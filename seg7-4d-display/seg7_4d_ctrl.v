==> flow/design.v <==
module bin_to_bcd_8 (
    input wire [7:0] bin,    
    output reg [9:0] dec     
    );
    reg [7:0] b;     
    integer i;       
    always @* begin
        b = bin;
        dec = 10'd0;
        for (i=0; i<7; i=i+1) begin
            {dec,b} = {dec,b} << 1;
                if (dec[7:4] > 4)         
                    dec[7:4] = dec[7:4] + 4'd3;
                if (dec[3:0] > 4)         
                    dec[3:0] = dec[3:0] + 4'd3;
        end
        {dec,b} = {dec,b} << 1;   
    end
endmodule  
module seg7_4d_ctrl_raw #(
    parameter CDBITS = 18,       
    parameter POL = 0,           
    parameter SELECT_POL = 0     
    )(
    input wire clk,              
    input wire [15:0] d,         
    input wire [3:0] on_mask,    
    input wire [3:0] dp_in,      
    input wire [3:0] sign_mask,  
    output wire [0:6] seg,       
    output wire [3:0] select,    
    output wire dp               
    );
    reg [CDBITS-1:0] counter = 0;    
    wire [1:0] csel;                 
    reg [3:0] digit;                 
    reg [0:6] iseg;                  
    reg [3:0] iselect;               
    reg [3:0] idp;                   
    function [0:6] sseg_convert(
        input [3:0] d
    );
        case (d)
        4'h0: sseg_convert = 7'b1111110;
        4'h1: sseg_convert = 7'b0110000;
        4'h2: sseg_convert = 7'b1101101;
        4'h3: sseg_convert = 7'b1111001;
        4'h4: sseg_convert = 7'b0110011;
        4'h5: sseg_convert = 7'b1011011;
        4'h6: sseg_convert = 7'b1011111;
        4'h7: sseg_convert = 7'b1110000;
        4'h8: sseg_convert = 7'b1111111;
        4'h9: sseg_convert = 7'b1111011;
        4'ha: sseg_convert = 7'b1110111;
        4'hb: sseg_convert = 7'b0011111;
        4'hc: sseg_convert = 7'b1001110;
        4'hd: sseg_convert = 7'b0111101;
        4'he: sseg_convert = 7'b1001111;
        4'hf: sseg_convert = 7'b1000111;
        default: sseg_convert = 7'hxx;
        endcase
    endfunction
    always @(posedge clk)
        counter = counter + 1;
    assign csel = counter[CDBITS-1:CDBITS-2];
    always @*
        case (csel)
        2'd0: digit = d[3:0];
        2'd1: digit = d[7:4];
        2'd2: digit = d[11:8];
        2'd3: digit = d[15:12];
        endcase
    always @* begin
        iselect = 4'h0;
        iselect[csel] = on_mask[csel];
        idp = dp_in[csel];
        if(on_mask[csel])
            if(sign_mask[csel])
                iseg = 7'b0000001;
            else
                iseg = sseg_convert(digit);
        else
            iseg = 0;
    end
    assign seg = POL ? iseg : ~iseg;
    assign select =  SELECT_POL ? iselect : ~iselect;
    assign dp = POL ? idp : ~idp;
endmodule  
module seg7_4d_ctrl_raw_test (
    input wire clk,              
    input wire [3:0] on_mask,    
    input wire [3:0] dp_in,      
    input wire [3:0] sign_mask,  
    output wire [0:6] seg,       
    output wire [3:0] select,    
    output wire dp               
    );
    reg [31:0] count;
    always @(posedge clk)
        count = count + 1;
    seg7_4d_ctrl_raw uut (
        .clk(clk),
        .d(count[31:16]),
        .on_mask(on_mask),
        .dp_in(dp_in),
        .sign_mask(sign_mask),
        .seg(seg),
        .select(select),
        .dp(dp)
    );
endmodule  
module seg7_4d_pad (
    input wire [15:4] d,         
    input wire sign,             
    output reg [3:0] on_mask,    
    output reg [3:0] sign_mask   
);
    wire [3:0] d3, d2, d1, d0;
    reg [4:0] sign_mask_i;
    reg [4:0] on_mask_i;
    assign d3 = d[15:12];
    assign d2 = d[11:8];
    assign d1 = d[7:4];
    always @* begin
        sign_mask_i = {sign,4'b0};              
        on_mask_i = {sign,4'b1111};             
        if(d3 == 4'd0) begin                    
            sign_mask_i = sign_mask_i >> 1;
            on_mask_i = on_mask_i >> 1;
            if (d2 == 4'd0) begin
                sign_mask_i = sign_mask_i >> 1;
                on_mask_i = on_mask_i >> 1;
                if (d1 == 4'd0) begin
                    sign_mask_i = sign_mask_i >> 1;
                    on_mask_i = on_mask_i >> 1;
                end
            end
        end
        if(sign_mask_i[4] == 1'b1) begin     
            sign_mask = 4'b1111;             
            on_mask = 4'b1111;
        end
        else begin                           
            sign_mask = sign_mask_i[3:0];
            on_mask = on_mask_i[3:0];
        end
    end
endmodule  
module seg7_4d_ctrl_hex #(
    parameter CDBITS = 18,       
    parameter POL = 0,           
    parameter SELECT_POL = 0     
    )(
    input wire clk,              
    input wire [15:0] d,         
    input wire [3:0] dp_in,      
    input wire sign,             
    output wire [0:6] seg,       
    output wire [3:0] select,    
    output wire dp               
);
    wire [3:0] on_mask;
    wire [3:0] sign_mask;
    seg7_4d_ctrl_raw #(
        .CDBITS(CDBITS),
        .POL(POL),
        .SELECT_POL(SELECT_POL)
    ) seg7_4d_ctrl_raw (
        .clk(clk),
        .d(d),
        .on_mask(on_mask),
        .dp_in(dp_in),
        .sign_mask(sign_mask),
        .seg(seg),
        .select(select),
        .dp(dp)
    );
    seg7_4d_pad seg7_4d_pad (
        .d(d[15:4]),             
        .sign(sign),             
        .on_mask(on_mask),       
        .sign_mask(sign_mask)
    );
endmodule  
module seg7_4d_ctrl_hex_test (
    input wire clk,              
    input wire reset,            
    input wire [3:0] dp_in,      
    input wire sign,             
    output wire [0:6] seg,       
    output wire [3:0] select,    
    output wire dp               
    );
    reg [35:0] count;
    always @(posedge clk, posedge reset)
        if(reset)
            count <= 0;
        else
            count <= count + 1;
    seg7_4d_ctrl_hex uut (
        .clk(clk),
        .d(count[35:20]),
        .sign(sign),
        .dp_in(dp_in),
        .seg(seg),
        .select(select),
        .dp(dp)
    );
endmodule  
module seg7_4d_ctrl_dec_tc #(
    parameter CDBITS = 18,       
    parameter POL = 0,           
    parameter SELECT_POL = 0     
    )(
    input wire clk,              
    input wire signed [7:0] d,   
    input wire [3:0] dp_in,      
    output wire [0:6] seg,       
    output wire [3:0] select,    
    output wire dp               
);
    reg [7:0] bin;
    wire [9:0] dec;
    reg sign;
    always @* begin
        if(d < 0) begin
            bin = -d;
            sign = 1'b1;
        end else begin
            bin = d;
            sign = 1'b0;
        end
    end
    bin_to_bcd_8 bin_to_bcd_8 (
        .bin(bin),
        .dec(dec)
    );
    seg7_4d_ctrl_hex #(
        .CDBITS(CDBITS),
        .POL(POL),
        .SELECT_POL(SELECT_POL)
    ) seg7_4d_ctrl_hex (
        .clk(clk),
        .d({6'd0,dec}),
        .dp_in(dp_in),
        .sign(sign),
        .seg(seg),
        .select(select),
        .dp(dp)
    );
endmodule  
module seg7_4d_ctrl_dec_tc_test #(
    parameter DIVIDER = 31
    )(
    input wire clk,              
    input wire reset,            
    input wire [3:0] dp_in,      
    output wire [0:6] seg,       
    output wire [3:0] select,    
    output wire dp               
    );
    reg [DIVIDER:0] count;
    always @(posedge clk, posedge reset)
        if(reset)
            count <= 0;
        else
            count <= count + 1;
    seg7_4d_ctrl_dec_tc uut (
        .clk(clk),
        .d(count[DIVIDER:DIVIDER-7]),
        .dp_in(dp_in),
        .seg(seg),
        .select(select),
        .dp(dp)
    );
endmodule  
module seg7_4d_ctrl #(
    parameter CDBITS = 18,       
    parameter POL = 0,           
    parameter SELECT_POL = 0     
    )(
    input wire clk,              
    input wire dec_e,            
    input wire sign_e,           
    input wire [15:0] d,         
    input wire [1:0] dpn,        
    output wire [0:6] seg,       
    output wire [3:0] select,    
    output wire dp               
);
    reg [13:0] bin;      
    wire [15:0] dec;     
    reg [15:0] d_in;     
    reg sign;            
    reg [3:0] dp_in;     
    always @* begin
        bin = 'b0;
        if(sign_e)  
            if(d[15]) begin  
                sign = 1'b1;
                if(dec_e)    
                    if(d < 16'hfc19)     
                        d_in = 16'hffff;
                    else begin       
                        bin = -d[13:0];
                        d_in = dec;
                    end
                else         
                    d_in = -d;
            end
            else begin   
                sign = 1'b0;
                if(dec_e)    
                    if(d > 16'h270f) begin  
                        d_in = 16'hffff;
                        sign = 1'b1;
                    end else begin
                        bin = d[13:0];
                        d_in = dec;
                    end
                else         
                    d_in = d;
            end
        else begin   
            sign = 1'b0;
            if(dec_e)    
                if(d > 16'h270f) begin  
                    d_in = 16'hffff;
                    sign = 1'b1;
                end else begin
                    bin = d[13:0];
                    d_in = dec;
                end
            else
                d_in = d;
        end
    end
    always @* begin
        dp_in = 'b0;
        dp_in[dpn] = dpn == 2'd0 ? 1'b0 : 1'b1;
    end 
    bin_to_bcd_14 bin_to_bcd_14 (
        .bin(bin),
        .dec(dec)
    );
    seg7_4d_ctrl_hex #(
        .CDBITS(CDBITS),
        .POL(POL),
        .SELECT_POL(SELECT_POL)
    ) seg7_4d_ctrl_hex (
        .clk(clk),
        .d(d_in),
        .dp_in(dp_in),
        .sign(sign),
        .seg(seg),
        .select(select),
        .dp(dp)
    );
endmodule  
module seg7_4d_ctrl_test #(
    parameter DIVIDER = 38
    )(
    input wire clk,              
    input wire reset,            
    input wire down,             
    input wire [3:0] inc,        
    input wire dec_e,            
    input wire sign_e,           
    input wire [1:0] dpn,        
    output wire [0:6] seg,       
    output wire [3:0] select,    
    output wire dp               
    );
    reg [DIVIDER:0] count;
    wire [16:0] inc_val;
    assign inc_val = ({17'b1}<<inc);
    always @(posedge clk, posedge reset)
        if(reset)
            count <= 0;
        else if (down)
            count <= count - inc_val[16:1];
        else
            count <= count + inc_val[16:1];
    seg7_4d_ctrl uut (
        .clk(clk),
        .dec_e(dec_e),
        .sign_e(sign_e),
        .d(count[DIVIDER:DIVIDER-15]),
        .dpn(dpn),
        .seg(seg),
        .select(select),
        .dp(dp)
    );
endmodule  
# [Tool chain data of seg7_4d_ctrl_dec_tc_test]
# Tool output for the design above, in the order of the flow.
# Line numbers count from 1 in the design file above.
# Cell names lack the library's common part.
# The mark -- stands for no value.
[design] top="seg7_4d_ctrl_dec_tc_test" clock_port="clk" library="sky130hd" lib_corner="tt_025C_1v80"

# [Elaborated design]
# Source: Yosys, flattened and elaborated, memories not mapped. Widths are those after wreduce; folded enables and synchronous resets count as part of the registers. Registers that Yosys merges into a memory's read port (data or address) are not register bits. Print and check cells do not count. Equal cells are merged and count once.
# Yosys's memory passes give these memory sizes; they may raise the number of words (mostly to a power of two), join words into wider ones and drop unused or constant bits.
[word_totals] reg_bits=50 romBits=112 n_memories=1 in_bits=6 out_inout_bits=12 elab_cells=71
[mem_list] memory="(name not given)" size=16 word_bits=7 rd=1 write_ports=0 line_no=43 text="case (d)"
[op_classes] add_sub_neg=17 n_cmp=14 n_eq=3 shifts=4 muxes=24 n_logic=3 n_reduce_logical=3
[op_table] cell="4-bit two-way mux" count=12
[op_table] cell="4-bit by 3-bit > comparator with 1-bit output (second input constant)" count=11
[op_table] cell="32-bit by 1-bit adder with 32-bit output (second input constant)" count=1
[op_table] cell="4-bit by 2-bit adder with 4-bit output (second input constant)" count=8
[op_table] cell="3-bit two-way mux" count=7
[op_table] cell="18-bit by 1-bit adder with 18-bit output (second input constant)" count=1
[op_table] cell="4-bit case mux with 4-bit select" count=1
[op_table] cell="7-bit two-way mux" count=2
[op_table] cell="4-bit by 2-bit variable part select with 1-bit output" count=3
[op_table] cell="3-bit by 2-bit adder with 3-bit output (second input constant)" count=3
[op_table] cell="4-bit logical NOT" count=2
[op_table] cell="8-bit by 1-bit less-than comparator with 1-bit output (second input constant)" count=1
[op_table] cell="8-bit negator" count=1
[op_table] cell="8-bit two-way mux" count=1
[op_table] cell="7-bit inverter" count=1
[op_table] cell="1-bit by 3-bit variable shift with 4-bit output" count=1
[op_table] cell="2-bit equality test (second input constant)" count=2
[op_table] cell="4-bit inverter" count=1
[op_table] cell="1-bit by 2-bit adder with 3-bit output (both inputs constant)" count=1
[op_table] cell="1-bit by 2-bit adder with 3-bit output (second input constant)" count=1
[op_table] cell="1-bit by 3-bit > comparator with 1-bit output (both inputs constant)" count=1
[op_table] cell="1-bit by 3-bit > comparator with 1-bit output (second input constant)" count=1
[op_table] cell="2-bit negator with 3-bit output" count=1
[op_table] cell="2-bit by 1-bit equality test with 1-bit output (second input constant)" count=1
[op_table] cell="2-bit logical NOT" count=1
[op_table] cell="1-bit inverter" count=1
[op_table] cell="1-bit two-way mux" count=1

# [Longest topological paths]
# Yosys ltp: most cells in a row. Word level: on the elaborated netlist, between registers, memories and ports. Mapped: between sequential cells and ports; inverters and the memories' decode and read muxes count.
[depth] word_depth=24 ABC_AREA=0 depth_mapped=31 mapped_depth_nobuf=30

# [Synthesis result]
# The flow's flattened synthesis, as Yosys stat reports it; memories are mapped. The netlist is that of the ABC_AREA named above (0 if unset); the other value can give another one.
[mapped] mapped_cells=431 mapped_area_um2=3913.8 seq_area_um2=1161.1 ff_cells=50 buffers=9
[types] cell="dfrtp_1" count=32 area_total_um2=800.768
[types] cell="xnor2_1" count=44 area_total_um2=385.37
[types] cell="dfxtp_1" count=18 area_total_um2=360.346
[types] cell="ha_1" count=27 area_total_um2=337.824
[types] cell="nand3_1" count=31 area_total_um2=155.149
[types] cell="nand2_1" count=36 area_total_um2=135.13
[types] cell="inv_1" count=31 area_total_um2=116.362
[types] cell="nor2_1" count=24 area_total_um2=90.086
[types] cell="and3_1" count=13 area_total_um2=81.328
[types] cell="xor2_1" count=9 area_total_um2=78.826
[types] cell="nand4_1" count=12 area_total_um2=75.072
[types] cell="a21oi_1" count=14 area_total_um2=70.067
[types] cell="and4_1" count=7 area_total_um2=61.309
[types] cell="mux2_2" count=4 area_total_um2=45.043
[types] cell="o21ai_0" count=9 area_total_um2=45.043
[types] cell="mux2i_1" count=4 area_total_um2=40.038
[types] cell="nor3_1" count=8 area_total_um2=40.038
[types] cell="a21o_1" count=5 area_total_um2=37.536
# Not listed: further types 60, cells in them 103.
# The figures by module come from a second, unflattened synthesis with its own total; it is not the netlist above.
[hier_totals] cells_unflattened=406 area_unflattened_um2=3717.3
# Rows give one instance, submodules left out.
[by_module] module="seg7_4d_ctrl_dec_tc_test" n_inst=1 cells=129 mod_area_um2=1488.9 seq_area_um2=800.8
[by_module] module="seg7_4d_ctrl_raw" n_inst=1 cells=129 mod_area_um2=1194.9 seq_area_um2=360.3
[by_module] module="bin_to_bcd_8" n_inst=1 cells=110 mod_area_um2=780.7 seq_area_um2=0.0
[by_module] module="seg7_4d_ctrl_dec_tc" n_inst=1 cells=21 mod_area_um2=142.6 seq_area_um2=0.0
[by_module] module="seg7_4d_pad" n_inst=1 cells=17 mod_area_um2=110.1 seq_area_um2=0.0
[by_module] module="seg7_4d_ctrl_hex" n_inst=1 cells=0 mod_area_um2=0.0 seq_area_um2=0.0

# [Path before layout]
# OpenSTA on the mapped netlist: ideal clock, no wires. The path of least setup slack (recovery checks aside). Input and output delay are each 20% of the period. Register names are those of the netlist, which keeps one name where synthesis merged equal registers.
[synth_path] path_kind="register to output" from="register count[26]" to="output seg[6]" period_ps=11000 out_delay_ps=2200 launch_ps=0 arrival_time_ps=6273 t_required_ps=8800 setup_slack_ps=2527 delay_ps=6273 driving_pins=27 n_path_buf=1 synth_period_reached_ps=8473
# "delay_ps" = arrival - input delay + setup time.
# At an output port there is no setup time.
# "driving_pins" counts driving pins, that of a launching flip-flop among them; a cell with two outputs on the path counts twice.
# "synth_period_reached_ps" is the clock period less the worst setup slack; recovery checks do not enter. This is arithmetic on one report: input and output delays are still those of the set period (20% each).
# The rows between start and end are the longest chain of elaborated cells between them; the timing report does not say that the signal goes this way. Where chains are equally long, one stands for them.
# Each line given opens the expression or statement behind the cell; cells for indexed reads and writes are added by Yosys, which also makes memories of some case tables.
[synth_via] cell_sequence="dfrtp_1 > buf_6 > nor4_1 > nor4b_1 > ha_1 > xor3_1 > ha_1 > mux2_2 > or3_4 > nand3_2 > o2bb2ai_1 > ha_1 > a21oi_1 > o221ai_1 > nand2_1 > xnor2_1 > inv_1 > ha_1 > nor4_1 > or3_1 > xor2_1 > a32o_1 > inv_1 > ha_1 > o21ai_0 > o22ai_1 > o32a_1" elab_chain_len=24 cone_cells=55 classes_between="add/sub (13); compare (13); shift (2); mux (23); logic (1); reduce/logical (2); memory (1)"
[synth_lines] item="start: declaration" line_no=262 text="reg [DIVIDER:0] count;"
[synth_lines] item="start: assignment" line_no=265 text="count <= 0;"
[synth_lines] item="start: assignment" line_no=267 text="count <= count + 1;"
[synth_lines] item="8-bit negator" line_no=227 text="bin = -d;"
[synth_lines] item="8-bit two-way mux" line_no=226 text="if(d < 0) begin"
[synth_lines] item="1-bit by 2-bit adder with 3-bit output" line_no=15 text="dec[3:0] = dec[3:0] + 4'd3;"
[synth_lines] item="3-bit two-way mux" line_no=14 text="if (dec[3:0] > 4)"
[synth_lines] item="4-bit by 3-bit > comparator with 1-bit output" line_no=14
[synth_lines] item="4-bit two-way mux" line_no=14
[synth_lines] item="4-bit by 3-bit > comparator with 1-bit output" line_no=14
[synth_lines] item="[... 10 more ...]"
[synth_lines] item="3-bit two-way mux" line_no=133 text="if (d1 == 4'd0) begin"
[synth_lines] item="4-bit two-way mux" line_no=130 text="if (d2 == 4'd0) begin"
[synth_lines] item="4-bit two-way mux" line_no=139 text="if(sign_mask_i[4] == 1'b1) begin"
[synth_lines] item="4-bit by 2-bit variable part select with 1-bit output" line_no=78 text="if(sign_mask[csel])"
[synth_lines] item="7-bit two-way mux" line_no=78
[synth_lines] item="7-bit two-way mux" line_no=77 text="if(on_mask[csel])"
[synth_lines] item="7-bit inverter" line_no=85 text="assign seg = POL ? iseg : ~iseg;"
[synth_lines] item="end: declaration" line_no=258 text="output wire [0:6] seg,"

# [Path in the finished layout]
# From the final timing report of flow run B: the path of least setup slack in the routed layout; clock arrival at registers is part of the times.
# The report prints the path's times to 10 ps; the period is as set.
[layout_path] path_kind="register to output" from="register count[26]" to="output seg[5]" period_ps=11800 out_delay_ps=2360 launch_ps=290 arrival_time_ps=6180 t_required_ps=9440 setup_slack_ps=3260 driving_pins=27 n_path_buf=4
# The rows between start and end are the longest chain of elaborated cells between them; the timing report does not say that the signal goes this way. Where chains are equally long, one stands for them.
[layout_via] cell_sequence="dfrtp_2 > or3_4 > o21ai_4 > xor2_1 > nand2_2 > ha_2 > xor3_2 > ha_4 > mux2_2 > or3_4 > a22oi_2 > o2bb2ai_4 > ha_4 > buf_12 > buf_4 > buf_4 > nand3_1 > o221a_4 > nand3_2 > or3_4 > xor2_2 > a32o_2 > ha_1 > or3_1 > a21oi_2 > or3_1 > clkbuf_2" elab_chain_len=24 cone_cells=55 classes_between="add/sub (13); compare (13); shift (2); mux (23); logic (1); reduce/logical (2); memory (1)"
[layout_lines] item="start: declaration" line_no=262 text="reg [DIVIDER:0] count;"
[layout_lines] item="start: assignment" line_no=265 text="count <= 0;"
[layout_lines] item="start: assignment" line_no=267 text="count <= count + 1;"
[layout_lines] item="8-bit negator" line_no=227 text="bin = -d;"
[layout_lines] item="8-bit two-way mux" line_no=226 text="if(d < 0) begin"
[layout_lines] item="1-bit by 2-bit adder with 3-bit output" line_no=15 text="dec[3:0] = dec[3:0] + 4'd3;"
[layout_lines] item="3-bit two-way mux" line_no=14 text="if (dec[3:0] > 4)"
[layout_lines] item="4-bit by 3-bit > comparator with 1-bit output" line_no=14
[layout_lines] item="4-bit two-way mux" line_no=14
[layout_lines] item="4-bit by 3-bit > comparator with 1-bit output" line_no=14
[layout_lines] item="[... 10 more ...]"
[layout_lines] item="3-bit two-way mux" line_no=133 text="if (d1 == 4'd0) begin"
[layout_lines] item="4-bit two-way mux" line_no=130 text="if (d2 == 4'd0) begin"
[layout_lines] item="4-bit two-way mux" line_no=139 text="if(sign_mask_i[4] == 1'b1) begin"
[layout_lines] item="4-bit by 2-bit variable part select with 1-bit output" line_no=78 text="if(sign_mask[csel])"
[layout_lines] item="7-bit two-way mux" line_no=78
[layout_lines] item="7-bit two-way mux" line_no=77 text="if(on_mask[csel])"
[layout_lines] item="7-bit inverter" line_no=85 text="assign seg = POL ? iseg : ~iseg;"
[layout_lines] item="end: declaration" line_no=258 text="output wire [0:6] seg,"

--- measured runs ---
Below are 2 stored runs of the flow (Yosys, OpenROAD; platform sky130hd) on seg7_4d_ctrl_dec_tc_test, each with its settings and what was measured, unordered. Constraints: input delay and output delay 20% of the set period each, output load 0.01 pF.
By "achieved clock period" is meant the clock period of the run minus its worst setup slack. This is arithmetic on one report: input and output delays are still those of the set period (20% each).
"worst setup path time" is the time allowed to the run's worst setup path (the clock period less input and output delay, where it has them) less its slack. Clock arrival times count: a late capture clock shortens it, a late launch clock lengthens it.
By "power" is meant OpenSTA's value without simulated activity: inputs other than the clock are taken to toggle once in ten clock periods, and the tool carries that through the logic.
"worst setup path time" is known to 10 ps.
[flow run A] settings: period_ns=5.26, CORE_UTILIZATION=53, SETUP_SLACK_MARGIN=0.23, PLACE_DENSITY_LB_ADDON=0.02, CORE_MARGIN=8, CELL_PAD_IN_SITES_GLOBAL_PLACEMENT=3, CELL_PAD_IN_SITES_DETAIL_PLACEMENT=2, ABC_AREA=1, CTS_CLUSTER_SIZE=36, CTS_CLUSTER_DIAMETER=237, CAP_MARGIN=40, MAX_ROUTING_LAYER=met4, SLEW_MARGIN=20
[flow run A] result: did not finish, placement stopped with FLW-0024
[flow run B] settings: period_ns=11.8, CORE_UTILIZATION=38, SETUP_SLACK_MARGIN=3.19, PLACE_DENSITY_LB_ADDON=0.24, CORE_ASPECT_RATIO=0.74, CORE_MARGIN=3, CELL_PAD_IN_SITES_GLOBAL_PLACEMENT=2, CELL_PAD_IN_SITES_DETAIL_PLACEMENT=0, GPL_ROUTABILITY_DRIVEN=0, CTS_CLUSTER_DIAMETER=159, CAP_MARGIN=15, SLEW_MARGIN=20, MAX_ROUTING_LAYER=met4
[flow run B] result: chip area after synthesis (Yosys) 3913.8 um^2, die area 11566.9 um^2, utilization 51.5 %, worst setup slack after layout 3258 ps, total negative slack 0 ps, worst hold slack 453 ps, power 313.2 uW, achieved clock period 8542 ps, worst setup path time 6180 ps, worst setup path kind register to output
--- end ---
